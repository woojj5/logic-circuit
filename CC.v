==> flow/design.v <==
module CC(
   R, C, SEG7,
   SEL, SEG_COM,
);
input R, C;
output [2:0]SEL;
output [6:0]SEG7;
output [7:0]SEG_COM;
reg [0:2]SEL;
reg [3:0]DATA_A,DATA_B,DATA_C,DATA_D;
reg [3:0]DATA_E,DATA_F,DATA_G,DATA_H;
reg [0:6]SEG7;
reg [7:0]SEG_COM;
always @(posedge R or negedge C)
begin
   if(R)
      begin
      SEL = 3'b000;
      DATA_A = 4'b0000;
      DATA_B = 4'b0000;
      DATA_C = 4'b0000;
      DATA_D = 4'b0000;
      DATA_E = 4'b0000;
      DATA_F = 4'b0000;
      DATA_G = 4'b0000;
      DATA_H = 4'b0000;
      end
   else
      begin
         SEL = SEL + 1;
         if(SEL >= 3'b111)
            begin
               DATA_A = DATA_A + 1;
                  if(DATA_A > 4'b1001)
                     begin
                        DATA_A = 4'b0000;
                        DATA_B = DATA_B + 1;
                        if(DATA_B > 4'b1001)
                           begin
                              DATA_B = 4'b0000;
                              DATA_C = DATA_C + 1;
                              if(DATA_C > 4'b1001)
                                 begin
                                    DATA_C = 4'b0000;
                                    DATA_D = DATA_D + 1;
                                    if(DATA_D > 4'b1001)
                                       begin
                                          DATA_D = 4'b0000;
                                          DATA_E = DATA_E + 1;
                                          if(DATA_E > 4'b1001)
                                             begin
                                                DATA_E = 4'b0000;
                                                DATA_F = DATA_F + 1;
                                                if(DATA_F > 4'b1001)
                                                   begin
                                                      DATA_F = 4'b0000;
                                                      DATA_G = DATA_G + 1;
                                                      if(DATA_G > 4'b1001)
                                                         begin
                                                            DATA_G = 4'b0000;
                                                            DATA_H = DATA_H + 1;
                                                            if(DATA_H > 4'b1001)
                                                               begin
                                                                  DATA_H = 4'b0000;
                                                               end
                                                         end
                                                   end
                                             end
                                       end
                                 end
                           end
                     end
            end
      end
end 
always @(SEL)
begin
   case(SEL)
      3'b000:SEG_COM=8'b11111110;
      3'b001:SEG_COM=8'b11111101;
      3'b010:SEG_COM=8'b11111011;
      3'b011:SEG_COM=8'b11110111;
      3'b100:SEG_COM=8'b11101111;
      3'b101:SEG_COM=8'b11011111;
      3'b110:SEG_COM=8'b10111111;
      3'b111:SEG_COM=8'b01111111;
      default:SEG_COM=8'b11111111;
   endcase
end
function automatic [6:0] DEC4TO7;  
   input[3:0] I; 
   begin
      case(I)
      4'b0000:DEC4TO7 = 7'b1111110;
      4'b0001:DEC4TO7 = 7'b0110000;
      4'b0010:DEC4TO7 = 7'b1101101;
      4'b0011:DEC4TO7 = 7'b1111001;
      4'b0100:DEC4TO7 = 7'b0110011;
      4'b0101:DEC4TO7 = 7'b1011011;
      4'b0110:DEC4TO7 = 7'b1011111;
      4'b0111:DEC4TO7 = 7'b1110000;
      4'b1000:DEC4TO7 = 7'b1111111;
      4'b1001:DEC4TO7 = 7'b1110011;
      default:DEC4TO7 = 7'b0000000;
      endcase
   end
endfunction
always @(SEL) 
begin
   case(SEL)
      3'b000:SEG7 = DEC4TO7(DATA_A);
      3'b001:SEG7 = DEC4TO7(DATA_B);
      3'b010:SEG7 = DEC4TO7(DATA_C);
      3'b011:SEG7 = DEC4TO7(DATA_D);
      3'b100:SEG7 = DEC4TO7(DATA_E);
      3'b101:SEG7 = DEC4TO7(DATA_F);
      3'b110:SEG7 = DEC4TO7(DATA_G);
      3'b111:SEG7 = DEC4TO7(DATA_H);
      default:SEG7 = DEC4TO7(4'b0000);
   endcase
end
endmodule
== Step by step through the tools: CC ==
What the tools print for CC, step after step.
Lines are those of the file above, counted from 1.
Not given: --

* Top: CC
* Clock: C
* Library: sky130hd
* Corner: tt_025C_1v80

== Word-level counts ==
Yosys after proc, flatten, opt, wreduce and memory -nomap, before mapping. Enables and synchronous resets that opt folds into registers are not counted as muxes. Memory bits, and registers merged into a memory's read port (data or address), are not among the register bits. Print and check cells are not counted. Equal cells are merged and count once.
Memory sizes are those after Yosys's memory passes, which may raise the word count (mostly to a power of two), join words into wider ones and drop unused or constant bits.

* Add/subtract/negate cells: 9
* Equality and inequality tests: 7
* Muxes and demuxes: 9
* Order comparisons: 9
* Reduce/logical cells: 8

{| class="wikitable"
|+ Operator list
! operator !! number
|-
| parallel mux 7 bit (select 8 bit) || 1
|-
| adder 4 x 1 -> 4 bit with constant B || 8
|-
| > comparator 4 bit with constant B || 8
|-
| two-way mux 4 bit || 8
|-
| equality test 3 bit with constant B || 4
|-
| AND reduction 8 bit || 1
|-
| AND reduction 7 bit || 1
|-
| equality test 3 x 2 -> 1 bit with constant B || 2
|-
| AND reduction 6 bit || 1
|-
| AND reduction 5 bit || 1
|-
| AND reduction 4 bit || 1
|-
| adder 3 x 1 -> 3 bit with constant B || 1
|-
| equality test 3 x 1 -> 1 bit with constant B || 1
|-
| >= comparator 3 bit with constant B || 1
|-
| zero test 3 bit || 1
|-
| AND reduction 3 bit || 1
|-
| AND reduction 2 bit || 1
|}

* Register bits: 35
* Bits in read-only memories: 960
* Memories kept: 9

{| class="wikitable"
|+ Memories
! name !! words !! width !! read ports !! wr ports !! RTL line !! source
|-
| (name not given) || 16 || 7 || 1 || 0 || 93 || <nowiki>case(I)</nowiki>
|-
| (name not given) || 16 || 7 || 1 || 0 || 93 ||
|-
| (name not given) || 16 || 7 || 1 || 0 || 93 ||
|-
| (name not given) || 16 || 7 || 1 || 0 || 93 ||
|-
| (name not given) || 16 || 7 || 1 || 0 || 93 ||
|-
| (name not given) || 16 || 7 || 1 || 0 || 93 ||
|}

Memories not listed: 3.

== Depth ==
Depth = most cells in a row (Yosys ltp): at word level without a register or memory, in the mapped netlist without a sequential cell, where the memories' decode and read muxes count.

* Depth after elaboration: 3
* ABC_AREA: 0
* Mapped depth: 11
* Gate-level depth less buffers: 7

== Synthesis result ==
Yosys stat after the flow's synthesis: flattened, memories mapped to cells. It holds for the ABC_AREA given above (unset counts as 0); a run with the other value may have another netlist.

* Chip area (Yosys): 4036.4 µm²
* Flip-flop cells: 35
* Cells in the netlist: 515
* Sequential area: 875.8 µm²
* Buffer cells: 29

{| class="wikitable"
|+ Cell types
! cell !! number !! total area (µm²)
|-
| sky130_fd_sc_hd__dfrtn_1 || 35 || 875.84
|-
| sky130_fd_sc_hd__ha_1 || 49 || 613.088
|-
| sky130_fd_sc_hd__o21ai_0 || 42 || 210.202
|-
| sky130_fd_sc_hd__inv_1 || 47 || 176.419
|-
| sky130_fd_sc_hd__a21oi_1 || 33 || 165.158
|-
| sky130_fd_sc_hd__mux2i_1 || 13 || 130.125
|-
| sky130_fd_sc_hd__nor2_1 || 32 || 120.115
|-
| sky130_fd_sc_hd__nand3_1 || 23 || 115.11
|-
| sky130_fd_sc_hd__nand2_1 || 29 || 108.854
|-
| sky130_fd_sc_hd__clkbuf_1 || 22 || 82.579
|-
| sky130_fd_sc_hd__nand2b_1 || 13 || 81.328
|-
| sky130_fd_sc_hd__nor2b_1 || 12 || 75.072
|-
| sky130_fd_sc_hd__and3b_1 || 7 || 61.309
|-
| sky130_fd_sc_hd__o2bb2ai_1 || 7 || 61.309
|-
| sky130_fd_sc_hd__xnor2_1 || 7 || 61.309
|-
| sky130_fd_sc_hd__a22oi_1 || 8 || 60.058
|-
| sky130_fd_sc_hd__o211ai_1 || 8 || 60.058
|-
| sky130_fd_sc_hd__a21boi_0 || 7 || 52.55
|}

Not listed: further types 43, cells in them 121.

Subject: flow runs of CC

Hi,

CC through Yosys and OpenROAD on sky130hd: 2 stored runs, unordered, with their settings and measured results. The constraints put input and output delay at 20% of the set period each and load the outputs with 0.01 pF.
"power" is the tool's figure for a default switching activity; nothing was simulated.

=== Run 1 ===
{| class="wikitable"
! Setting !! Value
|-
| period_ns || 10.6
|-
| CORE_UTILIZATION || 65
|-
| SETUP_SLACK_MARGIN || 0.71
|-
| PLACE_DENSITY || 0.61
|-
| CORE_MARGIN || 7
|-
| GPL_ROUTABILITY_DRIVEN || 0
|-
| CTS_CLUSTER_SIZE || 61
|-
| CTS_CLUSTER_DIAMETER || 267
|-
| SLEW_MARGIN || 15
|-
| MIN_ROUTING_LAYER || met1
|-
| CAP_MARGIN || 20
|-
! Result !! Value
|-
| Post-synthesis cell area || 4036.4 µm²
|-
| Total die area || 8611.8 µm²
|-
| Final utilization || 79.0%
|-
| Setup slack of the worst path || 778 ps
|-
| Summed negative setup slack || 0 ps
|-
| Power || 251.6 µW
|}

=== Run 2 ===
{| class="wikitable"
! Setting !! Value
|-
| period_ns || 6.17
|-
| CORE_UTILIZATION || 18
|-
| SETUP_SLACK_MARGIN || 1.2
|-
| PLACE_DENSITY || 0.6
|-
| CORE_MARGIN || 4
|-
| CELL_PAD_IN_SITES_DETAIL_PLACEMENT || 2
|-
| GPL_TIMING_DRIVEN || 0
|-
| GPL_ROUTABILITY_DRIVEN || 0
|-
| CTS_CLUSTER_SIZE || 95
|-
| CTS_CLUSTER_DIAMETER || 301
|-
| SLEW_MARGIN || 25
|-
| CAP_MARGIN || 20
|-
! Result !! Value
|-
| Post-synthesis cell area || 4036.4 µm²
|-
| Total die area || 24883.5 µm²
|-
| Final utilization || 27.5%
|-
| Setup slack of the worst path || -388 ps
|-
| Summed negative setup slack || -2705 ps
|-
| Power || 531.9 µW
|}

Regards
